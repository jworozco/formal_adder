==> flow/design.v <==
`timescale    1ns/1ps
`default_nettype    none
module pm32 (
    input wire          clk,
    input wire          rst,
    input wire          start,
    input wire  [31:0]  mc,
    input wire  [31:0]  mp,
    output reg  [63:0]  p,
    output wire         done,
    input wire          op  
);
    wire        pw;
    reg [31:0]  Y;
    reg [7:0]   cnt, ncnt;
    reg [1:0]   state, nstate;
    localparam  IDLE=0, RUNNING=1, DONE=2;
    always @(posedge clk or posedge rst)
        if(rst)
            state  <= IDLE;
        else
            state <= nstate;
    always_comb
        case(state)
            IDLE    :   if(start) nstate = RUNNING; else nstate = IDLE;
            RUNNING :   if(cnt == 64) nstate = DONE; else nstate = RUNNING;
            DONE    :   if(start) nstate = RUNNING; else nstate = DONE;
            default :   nstate = IDLE;
        endcase
    always @(posedge clk)
        cnt <= ncnt;
    always_comb
        case(state)
            IDLE    :   ncnt = 0;
            RUNNING :   ncnt = cnt + 1;
            DONE    :   ncnt = 0;
            default :   ncnt = 0;
        endcase
    always @(posedge clk or posedge rst)
        if(rst)
            Y <= 32'b0;
        else if((start == 1'b1))
            Y <= mp;
        else if(state==RUNNING)
            Y <= (Y >> 1);
    always @(posedge clk or posedge rst)
        if(rst)
            p <= 64'b0;
        else if(start)
            p <= 64'b0;
        else if(state==RUNNING)
            p <= {pw, p[63:1]};
    wire y = (state==RUNNING) ? Y[0] : 1'b0;
    spm #(.SIZE(32)) spm32(
        .clk(clk),
        .rst(rst),
        .x(mc),
        .y(y),
        .p(pw)
    );
    assign done = (state == DONE);
endmodule
`timescale    1ns/1ps
`default_nettype    none
module spm #(parameter SIZE = 32)(
    input wire              clk,
    input wire              rst,
    input wire              y,
    input wire [SIZE-1:0]   x,
    output wire             p
);
    wire [SIZE-1:1]     pp;
    wire [SIZE-1:0]     xy;
    genvar i;
    CSADD csa0 (.clk(clk), .rst(rst), .x(x[0]&y), .y(pp[1]), .sum(p));
    generate
        for(i=1; i<SIZE-1; i=i+1) begin : gen_csa
            CSADD csa (.clk(clk), .rst(rst), .x(x[i]&y), .y(pp[i+1]), .sum(pp[i]));
        end
    endgenerate
    TCMP tcmp (.clk(clk), .rst(rst), .a(x[SIZE-1]&y), .s(pp[SIZE-1]));
endmodule
module CSADD(
    input wire  clk,
    input wire  rst,
    input wire  x,
    input wire  y,
    output reg  sum
);
    reg sc;
    wire hsum1, hco1;
    assign hsum1 = y ^ sc;
    assign hco1 = y & sc;
    wire hsum2, hco2;
    assign hsum2 = x ^ hsum1;
    assign hco2 = x & hsum1;
    always @(posedge clk or posedge rst) begin
        if (rst) begin
            sum <= 1'b0;
            sc <= 1'b0;
        end
        else begin
            sum <= hsum2;
            sc <= hco1 ^ hco2;
        end
    end
endmodule
module TCMP (
    input wire  clk,
    input wire  rst,
    input wire  a,
    output reg  s
);
    reg z;
    always @(posedge clk or posedge rst) begin
        if (rst) begin
            s <= 1'b0;
            z <= 1'b0;
        end
        else begin
            z <= a | z;
            s <= a ^ z;
        end
    end
endmodule
* From RTL to reports: pm32 *
What the tools print for pm32, step after step.
Line numbers count from 1 in the design file above.
Operators carry their Yosys type and port widths (W data, S select, Z words).
Cell names lack the library's common part.
A cell with -- has no value.

set-up
  top = pm32
  clock = clk
  standard-cell library = sky130hd
  corner = tt_025C_1v80

* Word level *
Counts by Yosys on the flattened word-level netlist (proc, flatten, opt, wreduce; memories kept). Register bits leave out memories and registers merged into their read ports (data or address). Print and check cells are left out. Cells with the same type and inputs are merged into one.

word-level totals
  flip-flop bits (word level) = 170
  input bits = 68
  output and inout bits = 65
  word-level cells = 272

cells by class
  add/subtract/negate cells = 1
  equal/unequal tests = 3
  mux-type cells = 9
  bitwise gates (word level) = 189
  reductions and logical operators = 2

operators by type and width
  cell                   number
  $mux W64               2
  $and A1 B1 Y1          94
  $xor A1 B1 Y1          94
  $mux W32               2
  $add A8 B1 Y8 const B  1
  $eq A8 B7 Y1 const B   1
  $pmux W2 S3            1
  $mux W2                2
  $eq A2 B1 Y1 const B   1
  $eq A2 B2 Y1 const B   1
  $logic_not A2 Y1       1
  $reduce_bool A2 Y1     1
  $mux W1                2
  $or A1 B1 Y1           1

* Longest topological paths *
Longest topological path by Yosys (ltp), each cell counted once; first at word level (registers and memories cut), then after technology mapping (sequential cells cut; the memories' decode and read muxes count).

logic depth
  depth in word-level cells = 5
  ABC_AREA = 0
  mapped depth = 6

* Netlist *
The flow's flattened synthesis, as Yosys stat reports it; memories are mapped. The netlist is that of the ABC_AREA named above (0 if unset); the other value can give another one.

synthesis totals
  cell count = 650
  chip area (Yosys) = 7318.3 um^2
  area of sequential cells = 4240.3 um^2
  mapped flip-flops = 171
  buffer cells = 29

cell types
  cell type  number  area in all (um^2)
  dfrtp_1    162     4.05E+03
  mux2i_1    95      950.912
  fa_1       31      620.595
  inv_1      132     495.475
  nor2_1     69      258.998
  nand2_1    64      240.23
  o21ai_0    35      175.168
  dfxtp_1    8       160.154
  buf_4      8       60.058
  clkbuf_1   11      41.29
  ha_1       3       37.536
  buf_2      7       35.034
  dfstp_2    1       26.275
  a22o_1     2       17.517
  xnor2_1    2       17.517
  nand3_1    3       15.014
  and2_1     2       12.512
  nand4_2    1       12.512

Other cell types: 10; their cells: 14.
By module: a second synthesis without flattening, with its own total; a netlist apart from the flattened one above.

unflattened totals
  cells (unflattened synthesis) = 560
  area total of the unflattened synthesis = 7093.1 um^2

Each row is one instance without its submodules.

modules
  module         instances  cells  area (um^2)
  pm32           1          394    4471.8
  CSADD          31         4      73.8
  spm (SIZE=32)  1          35     255.2
  TCMP           1          7      77.6

* Worst setup path after synthesis *
Path of least setup slack by OpenSTA after synthesis, without wires, with an ideal clock, recovery checks aside; 20% of the period is set as input and as output delay. Where synthesis merged equal registers, the netlist keeps one of their names.

timing post-synthesis
  path type = register to register
  start = register state
  end = register spm32.csa0.sum
  clock period = 3.2 ns
  library setup time = 0.114 ns
  data arrival time = 1.413 ns
  required time = 3.086 ns
  setup slack = 1.673 ns
  path delay = 1.527 ns
  stages on the path = 7
  buffers on the path = 2
  synthesis period reached = 1.527 ns

"path delay" is the arrival time less input delay plus setup time.
"stages on the path": output pins that drive a net of the path, with the launching flip-flop's if there is one; two outputs of one cell count as two.
"synthesis period reached" is the clock period less the worst setup slack; recovery checks do not enter. This is arithmetic on one report: input and output delays are still those of the set period (20% each).
An end named without its bit number is one bit of that signal or, where synthesis recoded a state register, one of its new flip-flops.
Between the ends stands the longest chain of elaborated cells between them, by number of cells; it is not shown to be the way that was timed. Of several equally long chains one is given.
A line is the first line of the expression or statement that the cell stems from. Yosys adds cells for indexed reads and writes and turns some case tables into memories.

on the way, post-synthesis
  cells stage by stage = dfrtp_1 -> and2_1 -> clkbuf_1 -> buf_2 -> nand2_1 -> fa_1 -> inv_1
  length of the longest elaborated chain = 4
  elaborated cells between the ends (all ways) = 4

ends and longest elaborated chain, post-synthesis
  item             line  RTL
  start, declared  16    reg [1:0]   state, nstate;
  start, assigned  20    state  <= IDLE;
  start, assigned  22    state <= nstate;
  $eq A2 B1 Y1     53    wire y = (state==RUNNING) ? Y[0] : 1'b0;
  $mux W1          53
  $and A1 B1 Y1    75    CSADD csa0 (.clk(clk), .rst(rst), .x(x[0]&y), .y(pp[1]), .sum(p));
  $xor A1 B1 Y1    95    assign hsum2 = x ^ hsum1;
  end, assigned    99    sum <= 1'b0;
  end, assigned    103   sum <= hsum2;
  end, declared    88    output reg  sum

* Timing after layout *
Path of least setup slack in the final report of run A (OpenROAD, finished layout, wires in). Where an end is a register, its clock arrival counts in the times.

timing post-layout
  path type = register to register
  start = register state
  end = register spm32.gen_csa[5].csa.sum
  clock period = 1.64 ns
  library setup time = 0.10 ns
  data arrival time = 1.89 ns
  required time = 1.95 ns
  setup slack = 0.06 ns
  stages on the path = 7
  buffers on the path = 2

An end named without its bit number is one bit of that signal or, where synthesis recoded a state register, one of its new flip-flops.
Between the ends stands the longest chain of elaborated cells between them, by number of cells; it is not shown to be the way that was timed. Of several equally long chains one is given.

on the way, post-layout
  cells stage by stage = dfrtp_4 -> and2_4 -> buf_12 -> buf_16 -> nand2_4 -> fa_1 -> inv_1
  length of the longest elaborated chain = 4
  elaborated cells between the ends (all ways) = 4

ends and longest elaborated chain, post-layout
  item             line  RTL
  start, declared  16    reg [1:0]   state, nstate;
  start, assigned  20    state  <= IDLE;
  start, assigned  22    state <= nstate;
  $eq A2 B1 Y1     53    wire y = (state==RUNNING) ? Y[0] : 1'b0;
  $mux W1          53
  $and A1 B1 Y1    78    CSADD csa (.clk(clk), .rst(rst), .x(x[i]&y), .y(pp[i+1]), .sum(pp[i]));
  $xor A1 B1 Y1    95    assign hsum2 = x ^ hsum1;
  end, assigned    99    sum <= 1'b0;
  end, assigned    103   sum <= hsum2;
  end, declared    88    output reg  sum

--- measured runs ---
Measured data: module pm32, platform sky130hd, 2 stored runs of the flow under differing settings, order arbitrary. Input and output delays are each 20% of the period that was set; the output load is 0.01 pF.
"clock period reached" means the clock period less the worst setup slack. The figure is calculated, with input and output delays left at 20% of the set period.
"time used up by the worst setup path" means the part of the period allowed to the worst setup path (the constraints hold back 20% at inputs and 20% at outputs) less its slack; where the path has registers, the arrival times of their clocks count too.
"power consumption": no workload was simulated; the value follows from the tool's default switching activity.
Settings: . = not set for that run.

item                                       run A                 run B
period_ns                                  1.64                  2.92
SETUP_SLACK_MARGIN                         0.19                  0.44
CAP_MARGIN                                 20                    30
CORE_MARGIN                                2                     2
CORE_UTILIZATION                           40                    65
SLEW_MARGIN                                20                    20
PLACE_DENSITY_LB_ADDON                     .                     0.26
CORE_ASPECT_RATIO                          .                     1.11
TNS_END_PERCENT                            .                     35
ABC_AREA                                   .                     1
GPL_TIMING_DRIVEN                          .                     0
GPL_ROUTABILITY_DRIVEN                     .                     0
CTS_CLUSTER_DIAMETER                       .                     23
MIN_ROUTING_LAYER                          .                     met1
clock period reached (ns)                  1.581                 1.977
worst setup slack after layout (ns)        0.059                 0.943
power consumption (mW)                     11.548                6.817
standard-cell area after layout (um^2)     9948.3                9300.2
final utilization (%)                      55.4                  86.8
mapped cell area after synthesis (um^2)    7318.3                7065.5
full die area (um^2)                       19393.3               11721.5
worst hold slack in the final report (ns)  0.213                 0.357
time used up by the worst setup path (ns)  1.58                  1.39
worst setup path type                      register to register  register to output
setup TNS (ns)                             0.000                 0.000
--- end ---
